==> flow/design.v <==
`timescale 1ns / 1ps
module a_sqrtb(
    input wire            clk,
    input wire [7:0]     a_in,
    input wire [7:0]     b_in,
    input wire       in_ready,
    output reg [11:0]   y_out,
    output reg        y_ready
);
localparam S0 = 0,
           S1 = 1,
           S2 = 2,
           S3 = 3,
           S4 = 4;
reg  [7:0] sqrt1_x;
wire [3:0] sqrt1_y;
reg  sqrt1_x_ready;
wire sqrt1_y_ready;
reg   [7:0] mult1_a;
reg   [7:0] mult1_b;
wire [15:0] mult1_y;
reg    mult1_rst = 0;
reg  mult1_start = 0;
wire  mult1_busy;
reg [2:0] state = S0;
initial   y_out = 0;
initial y_ready = 0;
sqrt sqrt1(
    .clk(clk),
    .x_in(sqrt1_x),
    .x_ready(sqrt1_x_ready),
    .y_out(sqrt1_y),
    .y_ready(sqrt1_y_ready)
);
mult mult1(
    .clk_i(clk),
    .rst_i(mult1_rst),
    .a_bi(mult1_a),
    .b_bi(mult1_b),
    .start_i(mult1_start),
    .busy_o(mult1_busy),
    .y_bo(mult1_y)
);
always @(posedge clk) begin
    case (state)
    S0:
        begin
            if (in_ready) begin
                y_ready <= 0;
                mult1_a <= a_in;
                mult1_rst <= 1;
                sqrt1_x <= b_in;
                sqrt1_x_ready <= 1;
                state <= S1;
            end
        end
    S1:
        begin
            mult1_rst <= 0;
            sqrt1_x_ready <= 0;
            state <= S2;
        end
    S2:
        begin
            if (sqrt1_y_ready) begin
                mult1_b <= sqrt1_y;
                mult1_start <= 1;
                state <= S3;
            end
        end
    S3:
        begin
            mult1_start <= 0;
            state <= S4;
        end
    S4:
        begin
            if (!mult1_busy) begin
                y_out <= mult1_y;
                y_ready <= 1;
                state <= S0;
            end
        end
    endcase
end
endmodule
`timescale 1ns / 1ps
module mult  (
	input  clk_i ,
	input  rst_i ,
	input  [ 7 : 0 ]  a_bi ,
	input  [ 7 : 0 ]  b_bi ,
	input  start_i ,
	output busy_o ,
	output  reg  [ 15:0 ]  y_bo
);
	localparam IDLE = 1'b0 ;
	localparam WORK = 1'b1 ;
	reg   [ 2 : 0 ]   ctr ;
	wire  [ 2 : 0 ]   end_step ;
	wire  [ 7 : 0 ]   part_sum ;
	wire  [ 15 : 0 ]  shifted_part_sum ;
	reg  [ 7 : 0 ]a ,  b ;
	reg  [ 15 : 0 ]part_res ;
	reg  state ;
	assign  part_sum = a & {8{b [ ctr ] } } ;
	assign  shifted_part_sum = part_sum << ctr ;
	assign  end_step = ( ctr == 3'h7 ) ;
	assign  busy_o = state ;
	always@ ( posedge  clk_i )
		if ( rst_i )  begin
			ctr <= 0;
			part_res <= 0;
			y_bo <= 0;
		state <= IDLE ;
	end  else  begin
		case ( state )
			IDLE :
				if ( start_i )  begin
					state  <= WORK;
					a <= a_bi ;
					b <= b_bi ;
					ctr <= 0;
					part_res <= 0;
				end
			WORK:
				begin
					if ( end_step )  begin
						state  <= IDLE ;
						y_bo   <= part_res ;
					end
					part_res = part_res + shifted_part_sum ;
					ctr <= ctr + 1;
				end
		endcase
	end
endmodule
`timescale 1ns / 1ps
module sqrt(
    input  wire           clk,
    input  wire [7:0]    x_in,
    input  wire       x_ready,
    output  reg [3:0]   y_out,
    output  reg       y_ready
);
localparam S0 = 0,
           S1 = 1,
           S2 = 2,
           S3 = 3,
           S4 = 4;
reg [7:0] x;
reg [6:0] y;
reg [6:0] m;
reg [6:0] b;
reg [2:0] state = S0;
initial y_out = 0;
initial y_ready = 0;
always @(posedge clk) begin
    case (state)
    S0:
        begin
            if (x_ready) begin
                x <= x_in;
                m <= 64;  
                y <= 0;
                y_ready <= 0;
                state <= S1;
            end
        end
    S1:
        begin
            if (|m) begin
                begin
                    b <= y | m;
                    state <= S2;
                end
            end else begin
                y_out <= y;
                y_ready <= 1;
                state <= S0;
            end
        end
    S2:
        begin
            y <= y >> 1;
            if (x >= b) begin
                state <= S3;
            end else begin
                state <= S4;
            end
        end
    S3:
        begin
            x <= x - b;
            y <= y | m;
            state <= S4;
        end
    S4:
        begin
            m <= m >> 2;
            state <= S1;
        end
    endcase
end
endmodule
Step by step through the tools: a_sqrtb
What the tools print for a_sqrtb, step after step. Lines are those of the file above, counted from 1. Operators carry their Yosys type and port widths (W data, S select, Z words). The mark -- stands for no value.

Top module: a_sqrtb. Clock: clk. Library: sky130hd. Library corner: tt_025C_1v80.

Word-level counts
Source: Yosys, flattened and elaborated, memories not mapped. Widths are those after wreduce. Registers that Yosys merges into a memory's read port (data or address) are not register bits. Print and check cells do not count.

The entry for bits in registers reads 120. Under output and inout bits stands 13. For word-level cells the number is 109.

The entry for add/subtract/negate cells reads 3. The figure for magnitude comparators is 1. Under equal/unequal tests stands 16. Under shift operators stands 2. Mux-type cells: 31. Under bitwise gates (word level) stands 5. Reduce/logical cells: 29.

Operators by type and width (number): $pmux W16 S2 (1); $pmux W3 S5 (2); $reduce_and A2 Y1 (12); $pmux W7 S3 (1); $mux W3 (6); $add A16 B16 Y16 (1); $shl A8 B3 Y16 (1); $pmux W8 S2 (1); $mux W16 (1); $pmux W7 S2 (1); $mux W7 (2); $reduce_bool A2 Y1 (6); $eq A3 B2 Y1 const B (4); $ne A2 B2 Y1 const B (5); $reduce_bool A5 Y1 (2); $pmux W1 S2 (5); $eq A3 B3 Y1 const B (3); $reduce_and A3 Y1 (3); $shiftx A8 B3 Y1 (1); $sub A8 B7 Y8 (1); $ge A8 B7 Y1 (1); $and A8 B8 Y8 (1); $mux W8 (1); $mux W1 (8); $or A7 B7 Y7 (1); $reduce_or A7 Y1 (1); $eq A3 B1 Y1 const B (2); $logic_not A3 Y1 (2).

Not listed: further kinds 7, cells in them 11.

Logic depth
Yosys ltp: most cells in a row. Word level: on the elaborated netlist, between registers, memories and ports. Mapped: between sequential cells and ports; inverters and the memories' decode and read muxes count.

Under depth after elaboration stands 5. The entry for ABC_AREA reads 0. The entry for depth in mapped cells reads 14. Under mapped depth without buffers stands 12.

Synthesis result
Source: synth_stat.txt of the flow (Yosys; design flattened, memories mapped). It holds for the ABC_AREA given above (unset counts as 0); a run with the other value may have another netlist. The area totals of this step are shown rounded.

For mapped cells the number is 429. The figure for cell area after synthesis is 0.0051 mm^2. Under sequential part of the area stands 0.0031 mm^2. For mapped flip-flops the number is 113.

Cells by type: sky130_fd_sc_hd__edfxtp_1 (number 85, total area 2.55E+03 um^2); sky130_fd_sc_hd__dfxtp_1 (number 28, total area 560.538 um^2); sky130_fd_sc_hd__ha_1 (number 20, total area 250.24 um^2); sky130_fd_sc_hd__nand2_1 (number 48, total area 180.173 um^2); sky130_fd_sc_hd__a21oi_1 (number 31, total area 155.149 um^2); sky130_fd_sc_hd__nor2_1 (number 32, total area 120.115 um^2); sky130_fd_sc_hd__mux2i_1 (number 10, total area 100.096 um^2); sky130_fd_sc_hd__mux4_2 (number 4, total area 90.086 um^2); sky130_fd_sc_hd__nor2b_1 (number 13, total area 81.328 um^2); sky130_fd_sc_hd__inv_1 (number 18, total area 67.565 um^2); sky130_fd_sc_hd__nor3b_1 (number 9, total area 67.565 um^2); sky130_fd_sc_hd__xnor2_1 (number 7, total area 61.309 um^2); sky130_fd_sc_hd__nor3_1 (number 11, total area 55.053 um^2); sky130_fd_sc_hd__clkbuf_1 (number 11, total area 41.29 um^2); sky130_fd_sc_hd__fa_1 (number 2, total area 40.038 um^2); sky130_fd_sc_hd__o21ai_0 (number 8, total area 40.038 um^2); sky130_fd_sc_hd__o21ai_1 (number 8, total area 40.038 um^2); sky130_fd_sc_hd__a22o_1 (number 4, total area 35.034 um^2).

Other cell types: 39; their cells: 80. The figures by module come from a second, unflattened synthesis with its own total; it is not the netlist above.

Under cell total of the unflattened synthesis stands 552. Area total of the unflattened synthesis: 0.006 mm^2.

Rows give one instance, submodules left out.

By module: mult (instances 1, cells 345, area 0.003 mm^2, seq. area 0.0012 mm^2); sqrt (instances 1, cells 145, area 0.0017 mm^2, seq. area 0.001 mm^2); a_sqrtb (instances 1, cells 62, area 0.0013 mm^2, seq. area 0.0012 mm^2).

Path before layout
OpenSTA on the mapped netlist: ideal clock, no wires. The path of least setup slack (recovery checks aside). Input and output delay are each 20% of the period. Register names are those of the netlist, which keeps one name where synthesis merged equal registers.

Path type: reg-to-reg. Start: reg mult1.ctr[0]. End: reg mult1.part_res[8]. The entry for period reads 4.11 ns. The entry for library setup time reads 0.117 ns. Time at the first pin: 0.000 ns. The entry for arrival time reads 2.771 ns. For required time the number is 3.993 ns. Setup slack: 1.221 ns. The entry for delay of the path reads 2.888 ns. For stages on the path the number is 15. The entry for synthesis period reached reads 2.889 ns.

"delay of the path" = arrival - input delay + setup time. "stages on the path" counts driving pins, that of a launching flip-flop among them; a cell with two outputs on the path counts twice. "synthesis period reached" = period - worst setup slack (recovery checks aside). The figure is calculated, with input and output delays left at 20% of the set period. Between the ends stands the longest chain of elaborated cells between them, by number of cells; it is not shown to be the way that was timed. Of several equally long chains one is given. Each line given opens the expression or statement behind the cell; cells for indexed reads and writes are added by Yosys, which also makes memories of some case tables. At most two assigning lines are given for a register; there are more.

Path through: sky130_fd_sc_hd__dfxtp_1 -> sky130_fd_sc_hd__buf_4 -> sky130_fd_sc_hd__mux4_2 -> sky130_fd_sc_hd__nand2b_1 -> sky130_fd_sc_hd__buf_2 -> sky130_fd_sc_hd__nor4b_1 -> sky130_fd_sc_hd__ha_1 -> sky130_fd_sc_hd__inv_1 -> sky130_fd_sc_hd__fa_1 -> sky130_fd_sc_hd__nor2b_1 -> sky130_fd_sc_hd__o21a_1 -> sky130_fd_sc_hd__o21ai_1 -> sky130_fd_sc_hd__a21oi_1 -> sky130_fd_sc_hd__o21ai_0 -> sky130_fd_sc_hd__a32o_1. For cells in the longest elaborated chain the number is 5. The entry for elaborated cells on any way between the ends reads 5. Under source lines of those cells stands 4. Those cells by class: 1 x add/sub; 2 x shift; 1 x mux; 1 x logic.

RTL lines, path after synthesis: from (decl) (RTL line 99) `reg [ 2 : 0 ] ctr ;`; from (assign) (RTL line 112) `ctr <= 0;`; from (assign) (RTL line 133) `ctr <= ctr + 1;`; $shiftx A8 B3 Y1 (RTL line 106) `assign part_sum = a & {8{b [ ctr ] } } ;`; $and A8 B8 Y8 (RTL line 106); $shl A8 B3 Y16 (RTL line 107) `assign shifted_part_sum = part_sum << ctr ;`; $add A16 B16 Y16 (RTL line 132) `part_res = part_res + shifted_part_sum ;`; $pmux W16 S2 (RTL line 117) `case ( state )`; to (assign) (RTL line 113) `part_res <= 0;`; to (assign) (RTL line 132); to (decl) (RTL line 104) `reg [ 15 : 0 ]part_res ;`.

Path in the finished layout
Path of least setup slack in the final report of run 1 (OpenROAD, finished layout, wires in). Where an end is a register, its clock arrival counts in the times.

Path type: reg-to-reg. Start: reg mult1.ctr[0]. End: reg mult1.part_res[8]. The entry for period reads 4.47 ns. The entry for library setup time reads 0.11 ns. Time at the first pin: 0.41 ns. The entry for arrival time reads 3.87 ns. For required time the number is 4.77 ns. Setup slack: 0.90 ns. For stages on the path the number is 13.

Between the ends stands the longest chain of elaborated cells between them, by number of cells; it is not shown to be the way that was timed. Of several equally long chains one is given. At most two assigning lines are given for a register; there are more.

Path through: sky130_fd_sc_hd__dfxtp_1 -> sky130_fd_sc_hd__mux4_2 -> sky130_fd_sc_hd__nand2b_1 -> sky130_fd_sc_hd__nor4b_1 -> sky130_fd_sc_hd__ha_1 -> sky130_fd_sc_hd__inv_1 -> sky130_fd_sc_hd__fa_1 -> sky130_fd_sc_hd__nor2b_1 -> sky130_fd_sc_hd__o21a_1 -> sky130_fd_sc_hd__o21ai_1 -> sky130_fd_sc_hd__a21oi_1 -> sky130_fd_sc_hd__o21ai_0 -> sky130_fd_sc_hd__a32o_1. For cells in the longest elaborated chain the number is 5. The entry for elaborated cells on any way between the ends reads 5. Under source lines of those cells stands 4. Those cells by class: 1 x add/sub; 2 x shift; 1 x mux; 1 x logic.

RTL lines, path after layout: from (decl) (RTL line 99) `reg [ 2 : 0 ] ctr ;`; from (assign) (RTL line 112) `ctr <= 0;`; from (assign) (RTL line 133) `ctr <= ctr + 1;`; $shiftx A8 B3 Y1 (RTL line 106) `assign part_sum = a & {8{b [ ctr ] } } ;`; $and A8 B8 Y8 (RTL line 106); $shl A8 B3 Y16 (RTL line 107) `assign shifted_part_sum = part_sum << ctr ;`; $add A16 B16 Y16 (RTL line 132) `part_res = part_res + shifted_part_sum ;`; $pmux W16 S2 (RTL line 117) `case ( state )`; to (assign) (RTL line 113) `part_res <= 0;`; to (assign) (RTL line 132); to (decl) (RTL line 104) `reg [ 15 : 0 ]part_res ;`.

Measured data: module a_sqrtb, platform sky130hd, 2 stored runs of the flow under differing settings, order arbitrary. Input and output delays are each 20% of the period that was set; the output load is 0.01 pF. "critical setup path time" is the time allowed to the run's worst setup path (the clock period less input and output delay, where it has them) less its slack. Clock arrival times count: a late capture clock shortens it, a late launch clock lengthens it. "power consumption": no workload was simulated; the value follows from the tool's default switching activity. Results are given in rounded form.

Run 1 has these settings: period_ns 4.47; CAP_MARGIN 20; CORE_MARGIN 2; CORE_UTILIZATION 40; SLEW_MARGIN 20. The measured power consumption is 4.0 mW. The worst slack on setup checks comes to 0.90 ns. The measured critical setup path time is 3.57 ns. Kind of the worst setup path: reg-to-reg. For the cell area after synthesis the run shows 0.0051 mm^2. The standard-cell area of the final layout is 0.0061 mm^2. The measured die footprint is 0.014 mm^2. The total negative slack stands at 0.000 ns.

Run 2 has these settings: period_ns 6.42; CORE_UTILIZATION 72; SETUP_SLACK_MARGIN 1.69; PLACE_DENSITY_LB_ADDON 0.25; TNS_END_PERCENT 80; ABC_AREA 0; CTS_CLUSTER_DIAMETER 256; SLEW_MARGIN 5; CAP_MARGIN 20; CORE_MARGIN 2. The measured power consumption is 2.9 mW. The worst slack on setup checks comes to 2.6 ns. The measured critical setup path time is 3.78 ns. Kind of the worst setup path: reg-to-reg. For the cell area after synthesis the run shows 0.0051 mm^2. The standard-cell area of the final layout is 0.006 mm^2. The measured die footprint is 0.0078 mm^2. The total negative slack stands at 0.000 ns.
